==> flow/design.v <==
module rv32 (clk,clrn,pc,inst,m_addr,d_f_mem,d_t_mem,write,
                                 io_rdn,io_wrn,rvram,wvram,read);
    input         clk, clrn;                                  
    input  [31:0] inst;                                       
    input  [31:0] d_f_mem;                                    
    output [31:0] pc;                                         
    output [31:0] m_addr;                                     
    output [31:0] d_t_mem;                                    
    output  [3:0] write;                                      
    output        read;                                       
    output  [3:0] wvram;                                      
    output        rvram;                                      
    output   reg  io_wrn;                                     
    output   reg  io_rdn;                                     
    reg           wreg;                                       
    reg     [3:0] wmem;                                       
    reg           rmem;                                       
    reg    [31:0] alu_out;                                    
    reg    [31:0] mem_out;                                    
    reg    [31:0] m_addr;                                     
    reg    [31:0] next_pc;                                    
    reg    [31:0] d_t_mem;
    wire   [31:0] pc_plus_4 = pc + 4;                         
    wire    [6:0] opcode = inst[6:0];    
    wire    [2:0] func3  = inst[14:12];  
    wire    [6:0] func7  = inst[31:25];  
    wire    [4:0] rd     = inst[11:7];   
    wire    [4:0] rs     = inst[19:15];  
    wire    [4:0] rt     = inst[24:20];  
    wire    [4:0] shamt  = inst[24:20];  
    wire          sign   = inst[31];
    wire   [11:0] imm    = inst[31:20];
    wire   [31:0] broffset  = {{19{sign}},inst[31],inst[7],inst[30:25],inst[11:8],1'b0};    
    wire   [31:0] simm      = {{20{sign}},inst[31:20]};                                     
    wire   [31:0] stimm     = {{20{sign}},inst[31:25],inst[11:7]};                          
    wire   [31:0] uimm      = {inst[31:12],12'h0};                                          
    wire   [31:0] jaloffset = {{11{sign}},inst[31],inst[19:12],inst[20],inst[30:21],1'b0};  
    wire i_auipc = (opcode == 7'b0010111);
    wire i_lui   = (opcode == 7'b0110111);
    wire i_jal   = (opcode == 7'b1101111);
    wire i_jalr  = (opcode == 7'b1100111) & (func3 == 3'b000);
    wire i_beq   = (opcode == 7'b1100011) & (func3 == 3'b000);
    wire i_bne   = (opcode == 7'b1100011) & (func3 == 3'b001);
    wire i_blt   = (opcode == 7'b1100011) & (func3 == 3'b100);
    wire i_bge   = (opcode == 7'b1100011) & (func3 == 3'b101);
    wire i_bltu  = (opcode == 7'b1100011) & (func3 == 3'b110);
    wire i_bgeu  = (opcode == 7'b1100011) & (func3 == 3'b111);
    wire i_lb    = (opcode == 7'b0000011) & (func3 == 3'b000);
    wire i_lh    = (opcode == 7'b0000011) & (func3 == 3'b001);
    wire i_lw    = (opcode == 7'b0000011) & (func3 == 3'b010);
    wire i_lbu   = (opcode == 7'b0000011) & (func3 == 3'b100);
    wire i_lhu   = (opcode == 7'b0000011) & (func3 == 3'b101);
    wire i_sb    = (opcode == 7'b0100011) & (func3 == 3'b000);
    wire i_sh    = (opcode == 7'b0100011) & (func3 == 3'b001);
    wire i_sw    = (opcode == 7'b0100011) & (func3 == 3'b010);
    wire i_addi  = (opcode == 7'b0010011) & (func3 == 3'b000);
    wire i_slti  = (opcode == 7'b0010011) & (func3 == 3'b010);
    wire i_sltiu = (opcode == 7'b0010011) & (func3 == 3'b011);
    wire i_xori  = (opcode == 7'b0010011) & (func3 == 3'b100);
    wire i_ori   = (opcode == 7'b0010011) & (func3 == 3'b110);
    wire i_andi  = (opcode == 7'b0010011) & (func3 == 3'b111);
    wire i_csrrw = (opcode == 7'b1110011) & (func3 == 3'b001);  
    wire i_slli  = (opcode == 7'b0010011) & (func3 == 3'b001) & (func7 == 7'b0000000);
    wire i_srli  = (opcode == 7'b0010011) & (func3 == 3'b101) & (func7 == 7'b0000000);
    wire i_srai  = (opcode == 7'b0010011) & (func3 == 3'b101) & (func7 == 7'b0100000);
    wire i_add   = (opcode == 7'b0110011) & (func3 == 3'b000) & (func7 == 7'b0000000);
    wire i_sub   = (opcode == 7'b0110011) & (func3 == 3'b000) & (func7 == 7'b0100000);
    wire i_sll   = (opcode == 7'b0110011) & (func3 == 3'b001) & (func7 == 7'b0000000);
    wire i_slt   = (opcode == 7'b0110011) & (func3 == 3'b010) & (func7 == 7'b0000000);
    wire i_sltu  = (opcode == 7'b0110011) & (func3 == 3'b011) & (func7 == 7'b0000000);
    wire i_xor   = (opcode == 7'b0110011) & (func3 == 3'b100) & (func7 == 7'b0000000);
    wire i_srl   = (opcode == 7'b0110011) & (func3 == 3'b101) & (func7 == 7'b0000000);
    wire i_sra   = (opcode == 7'b0110011) & (func3 == 3'b101) & (func7 == 7'b0100000);
    wire i_or    = (opcode == 7'b0110011) & (func3 == 3'b110) & (func7 == 7'b0000000);
    wire i_and   = (opcode == 7'b0110011) & (func3 == 3'b111) & (func7 == 7'b0000000);
    reg    [31:0]  pc;
    always @ (posedge clk or negedge clrn) begin
        if (!clrn) pc <= 0;
        else       pc <= next_pc;
    end
    wire        i_load = i_lw | i_lb | i_lbu | i_lh | i_lhu | i_csrrw;
    wire [31:0] data_2_rf = i_load ? mem_out : alu_out;
    reg    [31:0] regfile [1:31];                           
    wire   [31:0] a = (rs==0) ? 0 : regfile[rs];            
    wire   [31:0] b = (rt==0) ? 0 : regfile[rt];            
    always @ (posedge clk) begin
        if (wreg && (rd != 0)) begin
            regfile[rd] <= data_2_rf;                       
        end
    end
    wire  vr_space =                                        
          alu_out[31] &  
          alu_out[30] &  
         ~alu_out[29];   
    assign write   =    wmem & {4{~vr_space}};              
    assign read    =    rmem &    ~vr_space;                
    assign wvram   =    wmem & {4{vr_space}};               
    assign rvram   =    rmem & vr_space;                    
    always @(*) begin                                       
        alu_out = 0;                                        
        mem_out = 0;                                        
        m_addr  = 0;                                        
        wreg    = 0;                                        
        wmem    = 4'b0000;                                  
        rmem    = 0;                                        
        io_rdn  = 1;
        io_wrn  = 1;
        d_t_mem = b;
        next_pc = pc_plus_4;
        case (1'b1)
            i_add: begin                                    
                alu_out = a + b;
                wreg    = 1; end
            i_sub: begin                                    
                alu_out = a - b;
                wreg    = 1; end
            i_and: begin                                    
                alu_out = a & b;
                wreg    = 1; end
            i_or: begin                                     
                alu_out = a | b;
                wreg    = 1; end
            i_xor: begin                                    
                alu_out = a ^ b;
                wreg    = 1; end
            i_sll: begin                                    
                alu_out = a << b[4:0];
                wreg    = 1; end
            i_srl: begin                                    
                alu_out = a >> b[4:0];
                wreg    = 1; end
            i_sra: begin                                    
                alu_out = $signed(a) >>> b[4:0];
                wreg    = 1; end
            i_slli: begin                                   
                alu_out = a << shamt;
                wreg    = 1; end
            i_srli: begin                                   
                alu_out = a >> shamt;
                wreg    = 1; end
            i_srai: begin                                   
                alu_out = $signed(a) >>> shamt;
                wreg    = 1; end
            i_slt: begin                                    
                if ($signed(a) < $signed(b)) 
                  alu_out = 1; end
            i_sltu: begin                                   
                if ({1'b0,a} < {1'b0,b}) 
                  alu_out = 1; end
            i_addi: begin                                   
                alu_out = a + simm;
                wreg    = 1; end
            i_andi: begin                                   
                alu_out = a & simm;
                wreg    = 1; end
            i_ori: begin                                    
                alu_out = a | simm;
                wreg    = 1; end
            i_xori: begin                                   
                alu_out = a ^ simm;
                wreg    = 1; end
            i_slti: begin                                   
                if ($signed(a) < $signed(simm)) 
                  alu_out = 1; end
            i_sltiu: begin                                  
                if ({1'b0,a} < {1'b0,simm}) 
                  alu_out = 1; end
            i_lw: begin                                     
                alu_out = a + simm;
                m_addr  = {alu_out[31:2],2'b00};            
                rmem    = 1;
                mem_out = d_f_mem;
                wreg    = 1; end
            i_lbu: begin                                    
                alu_out = a + simm;
                m_addr  = alu_out;
                rmem    = 1;
                case(m_addr[1:0])
                  2'b00: mem_out = {24'h0,d_f_mem[ 7: 0]};
                  2'b01: mem_out = {24'h0,d_f_mem[15: 8]};
                  2'b10: mem_out = {24'h0,d_f_mem[23:16]};
                  2'b11: mem_out = {24'h0,d_f_mem[31:24]};
                endcase
                wreg    = 1; end
            i_lb: begin                                     
                alu_out = a + simm;
                m_addr  = alu_out;
                rmem    = 1;
                case(m_addr[1:0])
                  2'b00: mem_out = {{24{d_f_mem[ 7]}},d_f_mem[ 7: 0]};
                  2'b01: mem_out = {{24{d_f_mem[15]}},d_f_mem[15: 8]};
                  2'b10: mem_out = {{24{d_f_mem[23]}},d_f_mem[23:16]};
                  2'b11: mem_out = {{24{d_f_mem[31]}},d_f_mem[31:24]};
                endcase
                wreg    = 1; end
            i_lhu: begin                                    
                alu_out = a + simm;
                m_addr  = {alu_out[31:1],1'b0};             
                rmem    = 1;
                       case(m_addr[1])
                  1'b0: mem_out = {16'h0,d_f_mem[15: 0]};
                  1'b1: mem_out = {16'h0,d_f_mem[31:16]};
                endcase
                wreg    = 1; end
            i_lh: begin                                     
                alu_out = a + simm;
                m_addr  = {alu_out[31:1],1'b0};             
                rmem    = 1;
                case(m_addr[1])
                  1'b0: mem_out = {{16{d_f_mem[15]}},d_f_mem[15: 0]};
                  1'b1: mem_out = {{16{d_f_mem[31]}},d_f_mem[31:16]};
                endcase
                wreg    = 1; end
            i_sb: begin                                     
                alu_out = a + stimm;
                m_addr  = alu_out;
                wmem    = 4'b0001 << alu_out[1:0]; end
            i_sh: begin                                     
                alu_out = a + stimm;
                m_addr  = {alu_out[31:1],1'b0};             
                wmem    = 4'b0011 << {alu_out[1],1'b0}; end
            i_sw: begin                                     
                alu_out = a + stimm;
                m_addr  = {alu_out[31:2],2'b00};            
                wmem    = 4'b1111; end
            i_beq: begin                                    
                if (a == b) 
                  next_pc = pc + broffset; end
            i_bne: begin                                    
                if (a != b) 
                  next_pc = pc + broffset; end
            i_blt: begin                                    
                if ($signed(a) < $signed(b)) 
                  next_pc = pc + broffset; end
            i_bge: begin                                    
                if ($signed(a) >= $signed(b)) 
                  next_pc = pc + broffset; end
            i_bltu: begin                                   
                if ({1'b0,a} < {1'b0,b}) 
                  next_pc = pc + broffset; end
            i_bgeu: begin                                   
                if ({1'b0,a} >= {1'b0,b}) 
                  next_pc = pc + broffset; end
            i_auipc: begin                                  
                alu_out = pc + uimm;
                wreg    = 1; end
            i_lui: begin                                    
                alu_out = uimm;
                wreg    = 1; end
            i_jal: begin                                    
                alu_out = pc_plus_4;
                wreg    = 1;
                next_pc = pc + jaloffset; end
            i_jalr: begin                                   
                alu_out = pc_plus_4;
                wreg    = 1;
                next_pc = (a + simm) & 32'hfffffffe; end
            i_csrrw: begin                                  
                m_addr  = {20'h0,imm};
                if (rd != 0) begin
                    io_rdn  = 0;  
                    mem_out = d_f_mem;
                    wreg    = 1;
                end
                if (rs != 0) begin
                    io_wrn  = 0;  
                    d_t_mem = a;
                end
            end
            default: ;
        endcase
    end
endmodule
-- Reports on rv32
Tool output for the design above, in the order of the flow.
Lines are those of the file above, counted from 1.
Operators carry their Yosys type and port widths (W data, S select, Z words).
Cell names lack the library's common part.
A cell with n/a has no value.
- design top: rv32
- clock port: clk
- standard-cell library: sky130hd
- library corner: tt_025C_1v80

-- Word level
Counts by Yosys on the flattened word-level netlist (proc, flatten, opt, wreduce; memories kept). Register bits leave out memories and registers merged into their read ports (data or address); mux counts leave out enables and synchronous resets folded into registers. Print and check cells are left out.
Yosys's memory passes give these memory sizes; they may raise the number of words (mostly to a power of two), join words into wider ones and drop unused or constant bits.
- register bits after elaboration at 32
- noted memory bits (writable): 992
- noted memories: 1
- bits of input ports at 66
- noted output and inout port bits: 108
- elaborated cells at 498
- memories (name ; words ; width ; read ports ; wr ports ; line ; source):
    regfile ; 31 ; 32 ; 2 ; 1 ; 83 ; reg    [31:0] regfile [1:31];
- $add $sub $neg at 8
- magnitude comparators: 6
- equal/unequal tests: 23
- shifts and indexed selects: 8
- mux-type cells: 378
- bitwise operators at 65
- reductions and logical operators at 8
- operator list (operator ; number):
    $mux W32 ; 189
    $pmux W32 S4 ; 2
    $add A32 B32 Y32 ; 6
    $mux W1 ; 146
    $mux W12 ; 11
    $pmux W32 S2 ; 2
    $mux W4 ; 27
    $lt A32 B32 Y1 ; 3
    $ge A32 B32 Y1 ; 2
    $and A32 B32 Y32 ; 2
    $or A32 B32 Y32 ; 2
    $xor A32 B32 Y32 ; 2
    $shl A32 B5 Y32 ; 2
    $shr A32 B5 Y32 ; 2
    $sshr A32 B5 Y32 ; 2
    $and A1 B1 Y1 ; 49
    $lt A32 B12 Y1 ; 1
    $add A32 B3 Y32 const B ; 1
    $sub A32 B32 Y32 ; 1
    $eq A32 B32 Y1 ; 1
    $ne A32 B32 Y1 ; 1
    $eq A7 B6 Y1 const B ; 4
    $eq A7 B7 Y1 const B ; 4
    $eq A7 B5 Y1 const B ; 2
    $eq A3 B3 Y1 const B ; 4
    $logic_not A5 Y1 ; 2
    $reduce_bool A5 Y1 ; 2
    $and A4 B4 Y4 ; 2
Not listed: further kinds 14, cells in them 22.

-- Logic depth
Longest topological path by Yosys (ltp), each cell counted once; first at word level (registers and memories cut), then after technology mapping (sequential cells cut; the memories' decode and read muxes count).
- word-level depth: 43
- ABC_AREA: 0
- noted depth in mapped cells: 30
- mapped depth without buffers: 22

-- Netlist
Yosys stat after the flow's synthesis: flattened, memories mapped to cells. It holds for the ABC_AREA given above (unset counts as 0); a run with the other value may have another netlist.
The area totals of this step are shown rounded.
- standard cells after synthesis at 6646
- noted mapped area: 0.073 mm2
- sequential area at 0.0306 mm2
- mapped flip-flops at 1023
- noted buffer cells: 471
- cell types (type ; number ; total area (um2)):
    edfxtp_1 ; 992 ; 2.98E+04
    mux4_2 ; 375 ; 8445.6
    mux2i_1 ; 437 ; 4.37E+03
    ha_1 ; 282 ; 3.53E+03
    a21oi_1 ; 500 ; 2502.4
    nand2_1 ; 529 ; 1.99E+03
    nor2_1 ; 501 ; 1.88E+03
    o21ai_0 ; 353 ; 1.77E+03
    clkbuf_1 ; 303 ; 1.14E+03
    o22ai_1 ; 167 ; 1.04E+03
    xnor2_1 ; 110 ; 963.424
    a211oi_1 ; 107 ; 803.27
    dfrtp_1 ; 31 ; 775.744
    nand3_1 ; 143 ; 715.686
    nor3_1 ; 133 ; 665.638
    a21o_1 ; 87 ; 653.126
    mux2_2 ; 54 ; 608.083
    a221oi_1 ; 69 ; 604.33
Not listed: further types 94, cells in them 1473.

-- Path before layout
OpenSTA on the mapped netlist: ideal clock, no wires. The path of least setup slack (recovery checks aside). Input and output delay are each 20% of the period. Register names are those of the netlist, which keeps one name where synthesis merged equal registers.
- kind: input -> output
- start: input port inst[20]
- end: output port write[2]
- clock period at 11.5 ns
- external input delay: 2.300 ns
- output delay: 2.300 ns
- noted time at the first pin: 2.300 ns
- arrival: 8.548 ns
- noted data required time: 9.200 ns
- noted slack: 0.652 ns
- path delay: 6.248 ns
- stages on the path: 28
- buffers on the path: 8
- noted synthesis period reached: 10.848 ns
"path delay" is the arrival time less input delay plus setup time.
A path that ends at an output port has no setup time.
"stages on the path" counts driving pins, that of a launching flip-flop among them; a cell with two outputs on the path counts twice.
"synthesis period reached" = period - worst setup slack (recovery checks aside). The figure is calculated, with input and output delays left at 20% of the set period.
The rows between start and end are the longest chain of elaborated cells between them; the timing report does not say that the signal goes this way. Where chains are equally long, one stands for them.
Each line given opens the expression or statement behind the cell; cells for indexed reads and writes are added by Yosys, which also makes memories of some case tables.
- path through: buf_6 buf_6 buf_6 buf_4 clkbuf_1 buf_1 clkbuf_1 mux2i_1 a21oi_1 mux4_2 nand2_1 a21oi_1 inv_1 ha_1 and2_1 a221o_1 o21bai_1 a221oi_1 o211ai_1 a211oi_1 nor4_1 o21ai_0 o221ai_1 a2111oi_2 nor2_1 and4bb_1 buf_6 nor3_1
- length of the longest elaborated chain at 39
- noted elaborated cells on any way between the ends: 55
- those cells by class: add/sub: 4; shift: 6; mux: 35; logic: 8; reduce/logical: 1; memory: 1
- RTL lines, path after synthesis (element ; line ; source):
    from (decl) ; 4 ; input  [31:0] inst;
    $add A32 B32 Y32 ; 245 ; alu_out = pc + uimm;
    $mux W32 (34 in a row) ; 110 ; case (1'b1)
    $and A1 B1 Y1 (2 in a row) ; 92 ; alu_out[31] &
    $not A1 Y1 ; 95 ; assign write   =    wmem & {4{~vr_space}};
    $and A4 B4 Y4 ; 95 ;
    to (decl) ; 9 ; output  [3:0] write;

-- Timing after layout
From the final timing report of stored run 1: the path of least setup slack in the routed layout; clock arrival at registers is part of the times.
- kind: input -> output
- start: input port inst[16]
- end: output port write[2]
- clock period at 11.8 ns
- external input delay: 2.36 ns
- output delay: 2.36 ns
- noted time at the first pin: 2.36 ns
- arrival: 8.39 ns
- noted data required time: 9.44 ns
- noted slack: 1.05 ns
- stages on the path: 32
- buffers on the path: 10
The rows between start and end are the longest chain of elaborated cells between them; the timing report does not say that the signal goes this way. Where chains are equally long, one stands for them.
- path through: buf_16 buf_12 buf_16 mux2i_1 a31oi_1 nand4_1 and4_1 or2_4 clkinvlp_4 buf_4 ha_4 buf_4 inv_1 fa_2 nor2b_4 o2111ai_4 a31oi_4 o311ai_1 buf_4 nand2_4 o211ai_1 buf_4 a21boi_2 o211ai_1 a31o_2 a221o_1 a32o_2 and4bb_4 buf_12 buf_6 nor3_2 buf_2
- length of the longest elaborated chain at 39
- noted elaborated cells on any way between the ends: 87
- those cells by class: add/sub: 5; shift: 8; mux: 61; logic: 11; reduce/logical: 1; memory: 1
- RTL lines, path post-layout (element ; line ; source):
    from (decl) ; 4 ; input  [31:0] inst;
    $add A32 B32 Y32 ; 245 ; alu_out = pc + uimm;
    $mux W32 (34 in a row) ; 110 ; case (1'b1)
    $and A1 B1 Y1 (2 in a row) ; 92 ; alu_out[31] &
    $not A1 Y1 ; 95 ; assign write   =    wmem & {4{~vr_space}};
    $and A4 B4 Y4 ; 95 ;
    to (decl) ; 9 ; output  [3:0] write;

Subject: rv32 on sky130hd, stored results

Hello all,

Measured data: module rv32, platform sky130hd, 2 stored runs of the flow under differing settings, order arbitrary. Input and output delays are each 20% of the period that was set; the output load is 0.01 pF.
"reached clock period": clock period set for the run, less the worst setup slack. It is reckoned from that one timing run; input and output delays stay at 20% of the period that was set.
"worst path time" = time allowed to the worst setup path (clock period - input delay - output delay, where it has them) - its slack; a late launch clock adds to it, a late capture clock takes from it.
"total power after layout" rests on the timing tool's default activity at the inputs, not on a simulated workload.
Measured values are rounded.

Stored run 1

==> flow/run.sh <==
#!/bin/bash
# the make line also repeats the synthesis and layout settings of config.mk as NAME=value (left out here)
make -C /OpenROAD-flow-scripts/flow DESIGN_CONFIG=/design/flow/config.mk WORK_HOME=/design/flow/orfs CLKGATE_MAP_FILE= finish
==> flow/config.mk <==
export PLATFORM = sky130hd
export DESIGN_NAME = rv32
export DESIGN_NICKNAME = rv32
export VERILOG_FILES = /design/flow/design.v
export SDC_FILE = /design/flow/constraint.sdc
export NUM_CORES = 4
export LEC_CHECK = 0
export ABC_AREA = 0
export CAP_MARGIN = 30
export CELL_PAD_IN_SITES_DETAIL_PLACEMENT = 2
export CORE_ASPECT_RATIO = 0.87
export CORE_MARGIN = 6
export CORE_UTILIZATION = 31
export MAX_ROUTING_LAYER = met5
export MIN_ROUTING_LAYER = met1
export SETUP_SLACK_MARGIN = 2.37
export SLEW_MARGIN = 20
export TNS_END_PERCENT = 85
==> flow/constraint.sdc <==
create_clock -name core_clock -period 11.8 [get_ports {clk}]
set_input_delay 2.3600 -clock core_clock [delete_from_list [all_inputs] [get_ports {clk}]]
set_output_delay 2.3600 -clock core_clock [all_outputs]
set_load 0.01 [all_outputs]

Measured in stored run 1:
- noted the worst hold slack in the final report: 0.855 ns
- cell area after synthesis at 0.073 mm2
- noted the worst path time: 6.03 ns
- critical path type: input -> output
- noted the final setup TNS: 0.000 ns
- noted the area of the standard cells in the finished layout: 0.0954 mm2
- final utilization at 40.9%
- area of the die at 0.247 mm2
- setup slack of the worst path at 1.05 ns
- noted the total power after layout: 13.5 mW
- noted the reached clock period: 10.752 ns

Stored run 2

==> flow/run.sh <==
#!/bin/bash
# the make line also repeats the synthesis and layout settings of config.mk as NAME=value (left out here)
make -C /OpenROAD-flow-scripts/flow DESIGN_CONFIG=/design/flow/config.mk WORK_HOME=/design/flow/orfs CLKGATE_MAP_FILE= finish
==> flow/config.mk <==
export PLATFORM = sky130hd
export DESIGN_NAME = rv32
export DESIGN_NICKNAME = rv32
export VERILOG_FILES = /design/flow/design.v
export SDC_FILE = /design/flow/constraint.sdc
export NUM_CORES = 4
export LEC_CHECK = 0
export CAP_MARGIN = 20
export CORE_MARGIN = 2
export CORE_UTILIZATION = 40
export SLEW_MARGIN = 20
==> flow/constraint.sdc <==
create_clock -name core_clock -period 18.9 [get_ports {clk}]
set_input_delay 3.7800 -clock core_clock [delete_from_list [all_inputs] [get_ports {clk}]]
set_output_delay 3.7800 -clock core_clock [all_outputs]
set_load 0.01 [all_outputs]

Measured in stored run 2:
- noted the worst hold slack in the final report: 0.766 ns
- cell area after synthesis at 0.073 mm2
- noted the worst path time: 9.65 ns
- critical path type: input -> output
- noted the final setup TNS: 0.000 ns
- noted the area of the standard cells in the finished layout: 0.0823 mm2
- final utilization at 45.5%
- area of the die at 0.186 mm2
- setup slack of the worst path at 1.69 ns
- noted the total power after layout: 7.30 mW
- noted the reached clock period: 17.210 ns

Thanks
